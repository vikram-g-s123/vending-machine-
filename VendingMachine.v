==> flow/design.v <==
module Item_One(
    input nickel_in, dime_in, clock, reset,
    output reg nickel_out, dispense
);
    reg [4:0] current_state, next_state;
    localparam  S0  = 5'b00001,
                S5  = 5'b00010,
                S10 = 5'b00100,
                S15 = 5'b01000,
                S20 = 5'b10000;
    always @(posedge clock) begin
        if (reset)
            current_state <= S0;
        else
            current_state <= next_state;
    end
    always @(*) begin
        nickel_out = 0;
        dispense   = 0;
        case(current_state)
            S0:  if(nickel_in) next_state = S5; else if(dime_in) next_state = S10; else next_state = S0;
            S5:  if(nickel_in) next_state = S10; else if(dime_in) next_state = S15; else next_state = S5;
            S10: if(nickel_in) next_state = S15; else if(dime_in) next_state = S20; else next_state = S10;
            S15: next_state = S0;
            S20: next_state = S0;
            default: next_state = S0;
        endcase
        if(current_state == S5 && dime_in) dispense = 1;
        if(current_state == S10 && nickel_in) dispense = 1;
        if(current_state == S10 && dime_in)   {nickel_out, dispense} = 2'b11;
    end
endmodule
module Item_Two(
    input nickel_in, dime_in, clock, reset,
    output reg nickel_out, dispense
);
    reg [5:0] current_state, next_state;
    localparam  S0  = 6'b000001,
                S5  = 6'b000010,
                S10 = 6'b000100,
                S15 = 6'b001000,
                S20 = 6'b010000,
                S25 = 6'b100000;
    always @(posedge clock) begin
        if(reset) current_state <= S0;
        else current_state <= next_state;
    end
    always @(*) begin
        nickel_out = 0; dispense = 0;
        case(current_state)
            S0:  if(nickel_in) next_state = S5; else if(dime_in) next_state = S10; else next_state = S0;
            S5:  if(nickel_in) next_state = S10; else if(dime_in) next_state = S15; else next_state = S5;
            S10: if(nickel_in) next_state = S15; else if(dime_in) next_state = S20; else next_state = S10;
            S15: if(nickel_in) next_state = S20; else if(dime_in) next_state = S25; else next_state = S15;
            S20: next_state = S0;
            S25: next_state = S0;
            default: next_state = S0;
        endcase
        if(current_state==S10 && dime_in) {nickel_out, dispense} = 2'b01;
        if(current_state==S15 && dime_in) {nickel_out, dispense} = 2'b11;
        if(current_state==S15 && nickel_in) dispense = 1;
    end
endmodule
module Item_Three(
    input nickel_in, dime_in, clock, reset,
    output reg nickel_out, dispense
);
    reg [6:0] current_state, next_state;
    localparam  S0  = 7'b0000001,
                S5  = 7'b0000010,
                S10 = 7'b0000100,
                S15 = 7'b0001000,
                S20 = 7'b0010000,
                S25 = 7'b0100000,
                S30 = 7'b1000000;
    always @(posedge clock) begin
        if(reset) current_state <= S0;
        else current_state <= next_state;
    end
    always @(*) begin
        nickel_out = 0; dispense = 0;
        case(current_state)
            S0:  if(nickel_in) next_state = S5; else if(dime_in) next_state = S10; else next_state = S0;
            S5:  if(nickel_in) next_state = S10; else if(dime_in) next_state = S15; else next_state = S5;
            S10: if(nickel_in) next_state = S15; else if(dime_in) next_state = S20; else next_state = S10;
            S15: if(nickel_in) next_state = S20; else if(dime_in) next_state = S25; else next_state = S15;
            S20: if(nickel_in) next_state = S25; else if(dime_in) next_state = S30; else next_state = S20;
            S25: next_state = S0;
            S30: next_state = S0;
            default: next_state = S0;
        endcase
        if(current_state==S15 && dime_in) dispense = 1;
        if(current_state==S20 && nickel_in) dispense = 1;
        if(current_state==S20 && dime_in) {nickel_out, dispense} = 2'b11;
        if(current_state==S25 && nickel_in) dispense = 1;
    end
endmodule
module Item_Four(
    input nickel_in, dime_in, clock, reset,
    output reg nickel_out, dispense
);
    reg [7:0] current_state, next_state;
    localparam  S0  = 8'b00000001,
                S5  = 8'b00000010,
                S10 = 8'b00000100,
                S15 = 8'b00001000,
                S20 = 8'b00010000,
                S25 = 8'b00100000,
                S30 = 8'b01000000,
                S35 = 8'b10000000;
    always @(posedge clock) begin
        if(reset) current_state <= S0;
        else current_state <= next_state;
    end
    always @(*) begin
        nickel_out = 0; dispense = 0;
        case(current_state)
            S0:  if(nickel_in) next_state = S5; else if(dime_in) next_state = S10; else next_state = S0;
            S5:  if(nickel_in) next_state = S10; else if(dime_in) next_state = S15; else next_state = S5;
            S10: if(nickel_in) next_state = S15; else if(dime_in) next_state = S20; else next_state = S10;
            S15: if(nickel_in) next_state = S20; else if(dime_in) next_state = S25; else next_state = S15;
            S20: if(nickel_in) next_state = S25; else if(dime_in) next_state = S30; else next_state = S20;
            S25: if(nickel_in) next_state = S30; else if(dime_in) next_state = S35; else next_state = S25;
            S30: next_state = S0;
            S35: next_state = S0;
            default: next_state = S0;
        endcase
        if(current_state==S15 && dime_in) dispense = 1;
        if(current_state==S20 && dime_in) dispense = 1;
        if(current_state==S25 && nickel_in) dispense = 1;
        if(current_state==S25 && dime_in) {nickel_out, dispense} = 2'b11;
        if(current_state==S30 && nickel_in) dispense = 1;
    end
endmodule
module VendingMachine(
    input [3:0] item_number,
    input nickel_in, dime_in, clock, reset,
    output reg nickel_out, dispense
);
    wire No1, No2, No3, No4;
    wire D1, D2, D3, D4;
    Item_One IO(.nickel_in(nickel_in), .dime_in(dime_in), .clock(clock), .reset(reset), .nickel_out(No1), .dispense(D1));
    Item_Two ITW(.nickel_in(nickel_in), .dime_in(dime_in), .clock(clock), .reset(reset), .nickel_out(No2), .dispense(D2));
    Item_Three ITH(.nickel_in(nickel_in), .dime_in(dime_in), .clock(clock), .reset(reset), .nickel_out(No3), .dispense(D3));
    Item_Four IF(.nickel_in(nickel_in), .dime_in(dime_in), .clock(clock), .reset(reset), .nickel_out(No4), .dispense(D4));
    always @(*) begin
        case(item_number)
            4'b0001: begin nickel_out = No1; dispense = D1; end
            4'b0010: begin nickel_out = No2; dispense = D2; end
            4'b0100: begin nickel_out = No3; dispense = D3; end
            4'b1000: begin nickel_out = No4; dispense = D4; end
            default: begin nickel_out = 0; dispense = 0; end
        endcase
    end
endmodule
Tool chain data of VendingMachine
What the tools print for VendingMachine, step after step.
Lines are those of the file above, counted from 1.
Operators carry their Yosys type and port widths (W data, S select, Z words).
Cell names lack the library's common part.
{ "design": {"top_module": "VendingMachine", "clock": "clock", "cell_library": "sky130hd", "corner": "tt_025C_1v80"} }

Word level
Yosys after proc, flatten, opt, wreduce and memory -nomap, before mapping. Enables and synchronous resets that opt folds into registers are not counted as muxes. Memory bits, and registers merged into a memory's read port (data or address), are not among the register bits. Print and check cells are not counted.
{ "op_classes": {"n_reduce_logical": 15, "n_mux": 61, "eq_ne": 24} }
{ "ops": {"columns": ["op", "count"], "rows": [
  ["$mux W8", 7],
  ["$mux W7", 7],
  ["$pmux W8 S6", 1],
  ["$mux W6", 7],
  ["$pmux W7 S5", 1],
  ["$mux W5", 7],
  ["$pmux W6 S4", 1],
  ["$mux W1", 19],
  ["$mux W4", 4],
  ["$logic_and A1 B1 Y1", 15],
  ["$pmux W5 S3", 1],
  ["$mux W3", 4],
  ["$eq A8 B1 Y1 const B", 1],
  ["$eq A8 B2 Y1 const B", 1],
  ["$eq A8 B3 Y1 const B", 1],
  ["$eq A8 B4 Y1 const B", 1],
  ["$eq A8 B5 Y1 const B", 1],
  ["$eq A8 B6 Y1 const B", 1],
  ["$eq A8 B7 Y1 const B", 1],
  ["$pmux W1 S4", 2],
  ["$eq A7 B1 Y1 const B", 1],
  ["$eq A7 B2 Y1 const B", 1],
  ["$eq A7 B3 Y1 const B", 1],
  ["$eq A7 B4 Y1 const B", 1],
  ["$eq A7 B5 Y1 const B", 1],
  ["$eq A7 B6 Y1 const B", 1],
  ["$eq A6 B1 Y1 const B", 1],
  ["$eq A6 B2 Y1 const B", 1]
]} }
Not listed: further kinds 9, cells in them 9.
{ "word_totals": {"elab_cells": 104, "register_bits": 26} }

Logic depth
Yosys ltp: most cells in a row. Word level: on the elaborated netlist, between registers, memories and ports. Mapped: between sequential cells and ports; inverters and the memories' decode and read muxes count.
{ "logic_depth": {"ltp_word": 8, "ABC_AREA": 1, "mapped_depth": 7} }

Synthesis result
Source: synth_stat.txt of the flow (Yosys; design flattened, memories mapped). It holds for the ABC_AREA given above (unset counts as 0); a run with the other value may have another netlist.
The area totals of this step are shown rounded.
{ "types": {"columns": ["cell", "count"], "rows": [
  ["dfxtp_1", 26],
  ["nand2_1", 36],
  ["inv_1", 24],
  ["o221ai_1", 5],
  ["o21ai_2", 4],
  ["o22ai_1", 5],
  ["nor2_1", 8],
  ["o21ai_0", 6],
  ["nand3_1", 5],
  ["nor3_1", 5],
  ["o211ai_2", 2],
  ["buf_6", 2],
  ["o211ai_1", 3],
  ["nand4_1", 3],
  ["nand2_2", 2],
  ["inv_2", 3],
  ["a22o_1", 1],
  ["nor2_2", 1],
  ["buf_2", 1]
]} }
{ "synth_totals": {"flip_flops": 26, "sequential_area_um2": 520, "synth_area_um2": 1100, "cell_count": 142} }

Timing after synthesis
OpenSTA on the mapped netlist: ideal clock, no wires. The path of least setup slack (recovery checks aside). Input and output delay are each 20% of the period. Register names are those of the netlist, which keeps one name where synthesis merged equal registers.
{ "synth_timing": {"path_type": "in2out", "from": "input port dime_in", "to": "output port dispense", "in_delay_ps": 388, "arrival_ps": 942, "path_stages": 7, "path_delay_ps": 554, "output_delay_ps": 388, "clock_period_ps": 1940, "t_first_pin_ps": 388, "slack_ps": 610, "period_less_setup_slack_ps": 1330} }
"path_delay_ps" is the arrival time less input delay plus setup time.
At an output port there is no setup time.
"path_stages": output pins that drive a net of the path, with the launching flip-flop's if there is one; two outputs of one cell count as two.
"period_less_setup_slack_ps" is the clock period less the worst setup slack; recovery checks do not enter. This is arithmetic on one report: input and output delays are still those of the set period (20% each).
The rows between start and end are the longest chain of elaborated cells between them; the timing report does not say that the signal goes this way. Where chains are equally long, one stands for them.
Each line given opens the expression or statement behind the cell; cells for indexed reads and writes are added by Yosys, which also makes memories of some case tables.
{ "synth_between": {"path_cell_list": "buf_2 nand2_1 nand3_1 nand2_1 nand2_1 inv_1 nand3_1", "elab_chain_len": 7, "cells_between": 25, "cone_lines": 16, "classes_between": "mux (16); reduce/logical (9)"} }
{ "synth_lines": {"columns": ["item", "line", "rtl"], "rows": [
  ["from (decl)", 137, "input nickel_in, dime_in, clock, reset,"],
  ["$logic_and A1 B1 Y1", 128, "if(current_state==S15 && dime_in) dispense = 1;"],
  ["$mux W1", 128, null],
  ["$mux W1", 129, "if(current_state==S20 && dime_in) dispense = 1;"],
  ["$mux W1", 130, "if(current_state==S25 && nickel_in) dispense = 1;"],
  ["$mux W1", 131, "if(current_state==S25 && dime_in) {nickel_out, dispense} = 2'b11;"],
  ["$mux W1", 132, "if(current_state==S30 && nickel_in) dispense = 1;"],
  ["$pmux W1 S4", 147, "case(item_number)"],
  ["to (decl)", 138, "output reg nickel_out, dispense"]
]} }

Worst path after layout
Path of least setup slack in the final report of flow run 2 (OpenROAD, finished layout, wires in). Where an end is a register, its clock arrival counts in the times.
The path's times are printed in steps of 10 ps; the period is the one set.
{ "layout_timing": {"path_type": "in2out", "from": "input port item_number[1]", "to": "output port nickel_out", "t_first_pin_ps": 370, "in_delay_ps": 370, "output_delay_ps": 370, "path_stages": 6, "clock_period_ps": 1850, "slack_ps": -80, "arrival_ps": 1560} }
The rows between start and end are the longest chain of elaborated cells between them; the timing report does not say that the signal goes this way. Where chains are equally long, one stands for them.
{ "layout_between": {"path_cell_list": "clkdlybuf4s50_1 nor2_2 buf_4 nand4_1 nand4_1 dlygate4sd2_1", "elab_chain_len": 2, "cells_between": 5, "cone_lines": 1, "classes_between": "eq/ne (4); mux (1)"} }
{ "layout_lines": {"columns": ["item", "line", "rtl"], "rows": [
  ["from (decl)", 136, "input [3:0] item_number,"],
  ["$eq A4 B4 Y1", 147, "case(item_number)"],
  ["$pmux W1 S4", 147, null],
  ["to (decl)", 138, "output reg nickel_out, dispense"]
]} }

Settings and measured results of 2 stored flow runs for module VendingMachine (sky130hd), not sorted in any way. The constraints put input and output delay at 20% of the set period each and load the outputs with 0.01 pF.
"achieved period": clock period set for the run, less the worst setup slack. It is reckoned from that one timing run; input and output delays stay at 20% of the period that was set.
"time used up by the worst setup path": the worst setup path's part of the clock period (all of it between registers, 20% less for each end at a port) less its slack. A launch clock that arrives late makes it longer, a capture clock that arrives late makes it shorter.
By "total design power" is meant OpenSTA's value without simulated activity: inputs other than the clock are taken to toggle once in ten clock periods, and the tool carries that through the logic.
"time used up by the worst setup path" is given in steps of 10 ps.
Values from the reports are rounded here.

==> flow run 1: settings <==
{ "period_ns": 1.44, "CORE_UTILIZATION": 55, "SETUP_SLACK_MARGIN": -0.13, "PLACE_DENSITY_LB_ADDON": 0.14, "CORE_MARGIN": 3, "CELL_PAD_IN_SITES_DETAIL_PLACEMENT": 2, "TNS_END_PERCENT": 5, "ABC_AREA": 0, "SLEW_MARGIN": 15, "CAP_MARGIN": 20 }
==> flow run 1: results <==
unfinished; error DPL-0033 in placement

==> flow run 2: settings <==
{ "period_ns": 1.85, "CORE_UTILIZATION": 45, "SETUP_SLACK_MARGIN": -0.18, "CORE_ASPECT_RATIO": 0.56, "CORE_MARGIN": 2, "TNS_END_PERCENT": 100, "ABC_AREA": 1, "CTS_CLUSTER_SIZE": 39, "CTS_CLUSTER_DIAMETER": 94, "CAP_MARGIN": 30, "SLEW_MARGIN": 15, "MAX_ROUTING_LAYER": "met4" }
==> flow run 2: results <==
time used up by the worst setup path: 1190 ps
worst setup path type: in2out
achieved period: 1932 ps
total negative slack on setup checks: -82 ps
worst setup slack after layout: -82 ps
final worst hold slack: 430 ps
standard-cell area after routing: 1340 um^2
die size: 2870 um^2
total design power: 1030 µW
Yosys chip area after synthesis: 1100 um^2
utilization: 0.579
